==> flow/design.v <==
module DR_insp(offset1, offset2, in_prediction, col1, col2, in_prediction_col, out_prediction, out_prediction_col, flush, clk, rst);
    input [31:0] offset1;
    input [31:0] offset2;
    input [31:0] in_prediction;
    input [15:0] col1;
    input [15:0] col2;
    input [15:0] in_prediction_col;
    input clk;
    input rst;
    output [31:0] out_prediction;
    output [15:0] out_prediction_col;
    output flush;
    wire [31:0] nnz;
    assign nnz = offset1 - offset2;
    wire [15:0] colidx;
    assign colidx = col1-col2;
    wire [31:0] stage2_prediction;
    wire [31:0] stage2_nnz;
    D_FF_32 D1(stage2_prediction, in_prediction, clk, rst);
    D_FF_32 D2(stage2_nnz, nnz, clk, rst);
    wire [15:0] stage2_prediction_col;
    wire [15:0] stage2_colidx;
    D_FF_16 D1_(stage2_prediction_col, in_prediction_col, clk, rst);
    D_FF_16 D2_(stage2_colidx, colidx, clk, rst);
    wire comparator;
    assign comparator = (stage2_nnz == stage2_prediction);
    wire comparator_;
    assign comparator_ = (stage2_colidx == stage2_prediction_col);
    wire [31:0] stage3_prediction;
    wire stage3_comparator;
    D_FF_32 D3(stage3_prediction, stage2_prediction, clk, rst);
    D_FF_1 D4(stage3_comparator, comparator, clk, rst); 
    wire [15:0] stage3_prediction_col;
    wire stage3_comparator_;
    D_FF_16 D3_(stage3_prediction_col, stage2_prediction_col, clk, rst);
    D_FF_1 D4_(stage3_comparator_, comparator_, clk, rst); 
    assign out_prediction = stage3_prediction;
    assign out_prediction_col = stage2_prediction_col;
    assign flush = stage3_comparator || stage3_comparator_;
endmodule
module D_FF_32(q, in, clk, reset);  
  	output [31:0] q;
  	input [31:0] in;
  	input clk, reset;
  	reg [31:0] q;
    	always @ (posedge clk)
  	  begin
      	   if(!reset)
             q <= 32'b0;
            else
             q <= in;
      end
endmodule
module D_FF_16(q, in, clk, reset);  
  	output [15:0] q;
  	input [15:0] in;
  	input clk, reset;
  	reg [15:0] q;
    	always @ (posedge clk)
  	  begin
      	   if(!reset)
             q <= 16'b0;
            else
             q <= in;
      end
endmodule
module D_FF_1(q, in, clk, reset);  
  	output q;
  	input in;
  	input clk, reset;
  	reg q;
    	always @ (posedge clk)
  	  begin
      	   if(!reset)
             q <= 1'b0;
            else
             q <= in;
      end
endmodule
`timescale 1ns/10ps
module DR_synth(offset1, offset2, in_prediction, col1, col2, in_prediction_col, out_prediction, out_prediction_col, flush, clk, rst);
    input [31:0] offset1;
    input [31:0] offset2;
    input [31:0] in_prediction;
    input [15:0] col1;
    input [15:0] col2;
    input [15:0] in_prediction_col;
    input clk;
    input rst;
    output [31:0] out_prediction;
    output [15:0] out_prediction_col;
    output flush;
    wire [31:0] offset1_w;
    wire [31:0] offset2_w;
    wire [15:0] col1_w;
    wire [15:0] col2_w;
    wire [31:0] in_prediction_w;
    wire [15:0] in_prediction_col_w;
    wire [15:0] out_prediction_col_w;
    wire [31:0] out_prediction_w;
    wire flush_w;
    D_FF_32 DF1(offset1_w, offset1, clk, rst);
    D_FF_32 DF2(offset2_w, offset2, clk, rst);
    D_FF_16 DF1_(col1_w, col1, clk, rst);
    D_FF_16 DF2_(col2_w, col2, clk, rst);
    D_FF_32 DF3(in_prediction_w, in_prediction, clk, rst);
    D_FF_16 DF3_(in_prediction_col_w, in_prediction_col, clk, rst);
    DR_insp DR_insp(offset1_w, offset2_w, in_prediction_w, col1_w, col2_w, in_prediction_col_w, out_prediction_w, out_prediction_col_w, flush_w, clk, rst);
    D_FF_32 DF4(out_prediction, out_prediction_w, clk, rst);
    D_FF_16 DF4_(out_prediction_col, out_prediction_col_w, clk, rst);
    D_FF_1 DF5(flush, flush_w, clk, rst);
endmodule
Reports on DR_synth
Tool output for the design above, in the order of the flow.
Lines are those of the file above, counted from 1.
Cell names lack the library's common part.
{ "design": {"top_module": "DR_synth", "clock": "clk", "library": "sky130hd", "lib_corner": "tt_025C_1v80"} }

Word level
Counts by Yosys on the flattened word-level netlist (proc, flatten, opt, wreduce; memories kept). Register bits leave out memories and registers merged into their read ports (data or address); mux counts leave out enables and synchronous resets folded into registers. Print and check cells are left out. Cells with the same type and inputs are merged into one.
{ "op_classes": {"shifts": 0, "n_div": 0, "equal": 2, "compare": 0, "reduce_and_logical": 1, "n_mul": 0, "add_sub_neg": 2, "bitwise": 0, "mux": 0} }
{ "op_table": {"columns": ["op", "count"], "rows": [
  ["subtractor 32 bit", 1],
  ["equality test 32 bit", 1],
  ["subtractor 16 bit", 1],
  ["equality test 16 bit", 1],
  ["logical OR 1 bit", 1]
]} }
{ "bits": {"clocked_rd_ports_x_width": 0, "out_inout_bits": 49, "elab_cells": 21, "mem_bits_rw": 0, "latch_bits": 0, "register_bits": 323, "romBits": 0, "memories": 0, "in_bits": 146} }

Depth
Depth = most cells in a row (Yosys ltp): at word level without a register or memory, in the mapped netlist without a sequential cell, where the memories' decode and read muxes count.
{ "depth": {"depth_word": 1, "ABC_AREA": 1, "depth_mapped": 14, "mapped_depth_nobuf": 14} }

Synthesis result
Yosys stat after the flow's synthesis: flattened, memories mapped to cells. It holds for the ABC_AREA given above (unset counts as 0); a run with the other value may have another netlist.
{ "mapped": {"stdcells": 1753, "area_um2": 12877.4, "n_buf": 35, "ff_cells": 323} }
{ "types": {"columns": ["cell", "count"], "rows": [
  ["dfxtp_1", 323],
  ["nand2_1", 535],
  ["inv_1", 469],
  ["ha_1", 46],
  ["a21oi_1", 69],
  ["nor2_1", 86],
  ["nand3_1", 37],
  ["o21ai_0", 30],
  ["nand2_2", 19],
  ["xor2_1", 13],
  ["clkbuf_1", 22],
  ["o22ai_1", 11],
  ["nand3_2", 6],
  ["and2_1", 8],
  ["buf_2", 10],
  ["nor3_2", 5],
  ["nor2_2", 7],
  ["fa_1", 2]
]} }
Not listed: further types 21, cells in them 55.

Path before layout
Path of least setup slack by OpenSTA after synthesis, without wires, with an ideal clock, recovery checks aside; 20% of the period is set as input and as output delay. Where synthesis merged equal registers, the netlist keeps one of their names.
{ "synth_path": {"path_type": "reg2reg", "from": "register DF1.q[0]", "to": "register DR_insp.D2.q[28]", "slack_ns": 2.029, "clock_period_ns": 3.74, "path_buffers": 0, "path_delay_ns": 1.711, "required_ns": 3.625, "path_stages": 12, "arrival_time_ns": 1.596, "t_first_pin_ns": 0.000, "setup_time_ns": 0.115, "synth_period_reached_ns": 1.711} }
"path_delay_ns" is the arrival time less input delay plus setup time.
"path_stages": output pins that drive a net of the path, with the launching flip-flop's if there is one; two outputs of one cell count as two.
"synth_period_reached_ns" = period - worst setup slack (recovery checks aside). The figure is calculated, with input and output delays left at 20% of the set period.
Between the ends stands the longest chain of elaborated cells between them, by number of cells; it is not shown to be the way that was timed. Of several equally long chains one is given.
Each line given opens the expression or statement behind the cell; cells for indexed reads and writes are added by Yosys, which also makes memories of some case tables.
{ "synth_via": {"cell_sequence": "dfxtp_1 -> inv_1 -> ha_1 -> fa_1 -> inv_1 -> nand3_1 -> nand3_1 -> nand3_1 -> nand3_2 -> nand2_1 -> a21oi_1 -> nor2_1", "elab_chain_len": 1, "cone_cells": 1, "classes_between": "1 x add/sub"} }
{ "synth_rtl": {"columns": ["element", "line_no", "text"], "rows": [
  ["from (decl)", 42, "output [31:0] q;"],
  ["from (assign)", 49, "q <= 32'b0;"],
  ["from (assign)", 51, "q <= in;"],
  ["subtractor 32 bit", 14, "assign nnz = offset1 - offset2;"],
  ["to (assign)", 49, null],
  ["to (assign)", 51, null],
  ["to (decl)", 42, null]
]} }

Path in the finished layout
Path of least setup slack in the final report of run A (OpenROAD, finished layout, wires in). Where an end is a register, its clock arrival counts in the times.
{ "layout_path": {"path_type": "reg2reg", "from": "register DF1_.q[0]", "to": "register DR_insp.D2_.q[10]", "path_buffers": 0, "slack_ns": 0.41, "arrival_time_ns": 2.34, "required_ns": 2.74, "path_stages": 12, "t_first_pin_ns": 0.54, "setup_time_ns": 0.13, "clock_period_ns": 2.33} }
Between the ends stands the longest chain of elaborated cells between them, by number of cells; it is not shown to be the way that was timed. Of several equally long chains one is given.
{ "layout_via": {"cell_sequence": "dfxtp_1 -> inv_1 -> ha_1 -> fa_1 -> inv_1 -> nand3_1 -> nand2_1 -> nand2_1 -> nand2_1 -> a21oi_1 -> o21ai_0 -> a21oi_1", "elab_chain_len": 1, "cone_cells": 1, "classes_between": "1 x add/sub"} }
{ "layout_rtl": {"columns": ["element", "line_no", "text"], "rows": [
  ["from (decl)", 55, "output [15:0] q;"],
  ["from (assign)", 62, "q <= 16'b0;"],
  ["from (assign)", 64, "q <= in;"],
  ["subtractor 16 bit", 16, "assign colidx = col1-col2;"],
  ["to (assign)", 62, null],
  ["to (assign)", 64, null],
  ["to (decl)", 55, null]
]} }

# Flow runs of DR_synth

Design DR_synth on sky130hd. What follows are 2 stored runs of the flow, each under its own settings; their order means nothing. The constraints put input and output delay at 20% of the set period each and load the outputs with 0.01 pF.
"clock period reached" = clock period - worst setup slack. The figure is calculated, with input and output delays left at 20% of the set period.
"critical setup path time": the worst setup path's part of the clock period (all of it between registers, 20% less for each end at a port) less its slack. A launch clock that arrives late makes it longer, a capture clock that arrives late makes it shorter.
"total design power" rests on the timing tool's default activity at the inputs, not on a simulated workload.

==> run A: settings <==
{ "period_ns": 2.33, "CORE_UTILIZATION": 32, "SETUP_SLACK_MARGIN": 0.21, "PLACE_DENSITY_LB_ADDON": 0.13, "CORE_ASPECT_RATIO": 1.51, "CORE_MARGIN": 6, "ABC_AREA": 1, "GPL_ROUTABILITY_DRIVEN": 1, "CAP_MARGIN": 10, "SLEW_MARGIN": 0 }
==> run A: results <==
area of the die: 45303.0 um^2
worst setup slack after layout: 0.406 ns
critical setup path time: 1.92 ns
critical path kind: reg2reg
synthesis area: 12877.4 um^2
standard-cell area after layout: 16535.9 um^2
total design power: 13.428 mW
worst hold slack after layout: 0.215 ns
post-route setup TNS: 0.000 ns
clock period reached: 1.924 ns
utilization in the final report: 42.1 %

==> run B: settings <==
{ "period_ns": 3.69, "CORE_UTILIZATION": 17, "SETUP_SLACK_MARGIN": 0.87, "PLACE_DENSITY": 0.54, "CELL_PAD_IN_SITES_GLOBAL_PLACEMENT": 1, "ABC_AREA": 0, "CTS_CLUSTER_DIAMETER": 164, "SLEW_MARGIN": 25, "MIN_ROUTING_LAYER": "met1", "MAX_ROUTING_LAYER": "met5", "CAP_MARGIN": 20, "CORE_MARGIN": 2 }
==> run B: results <==
area of the die: 71118.2 um^2
worst setup slack after layout: 1.074 ns
critical setup path time: 2.62 ns
critical path kind: reg2reg
synthesis area: 11730.0 um^2
standard-cell area after layout: 16097.9 um^2
total design power: 9.086 mW
worst hold slack after layout: 0.430 ns
post-route setup TNS: 0.000 ns
clock period reached: 2.616 ns
utilization in the final report: 23.5 %
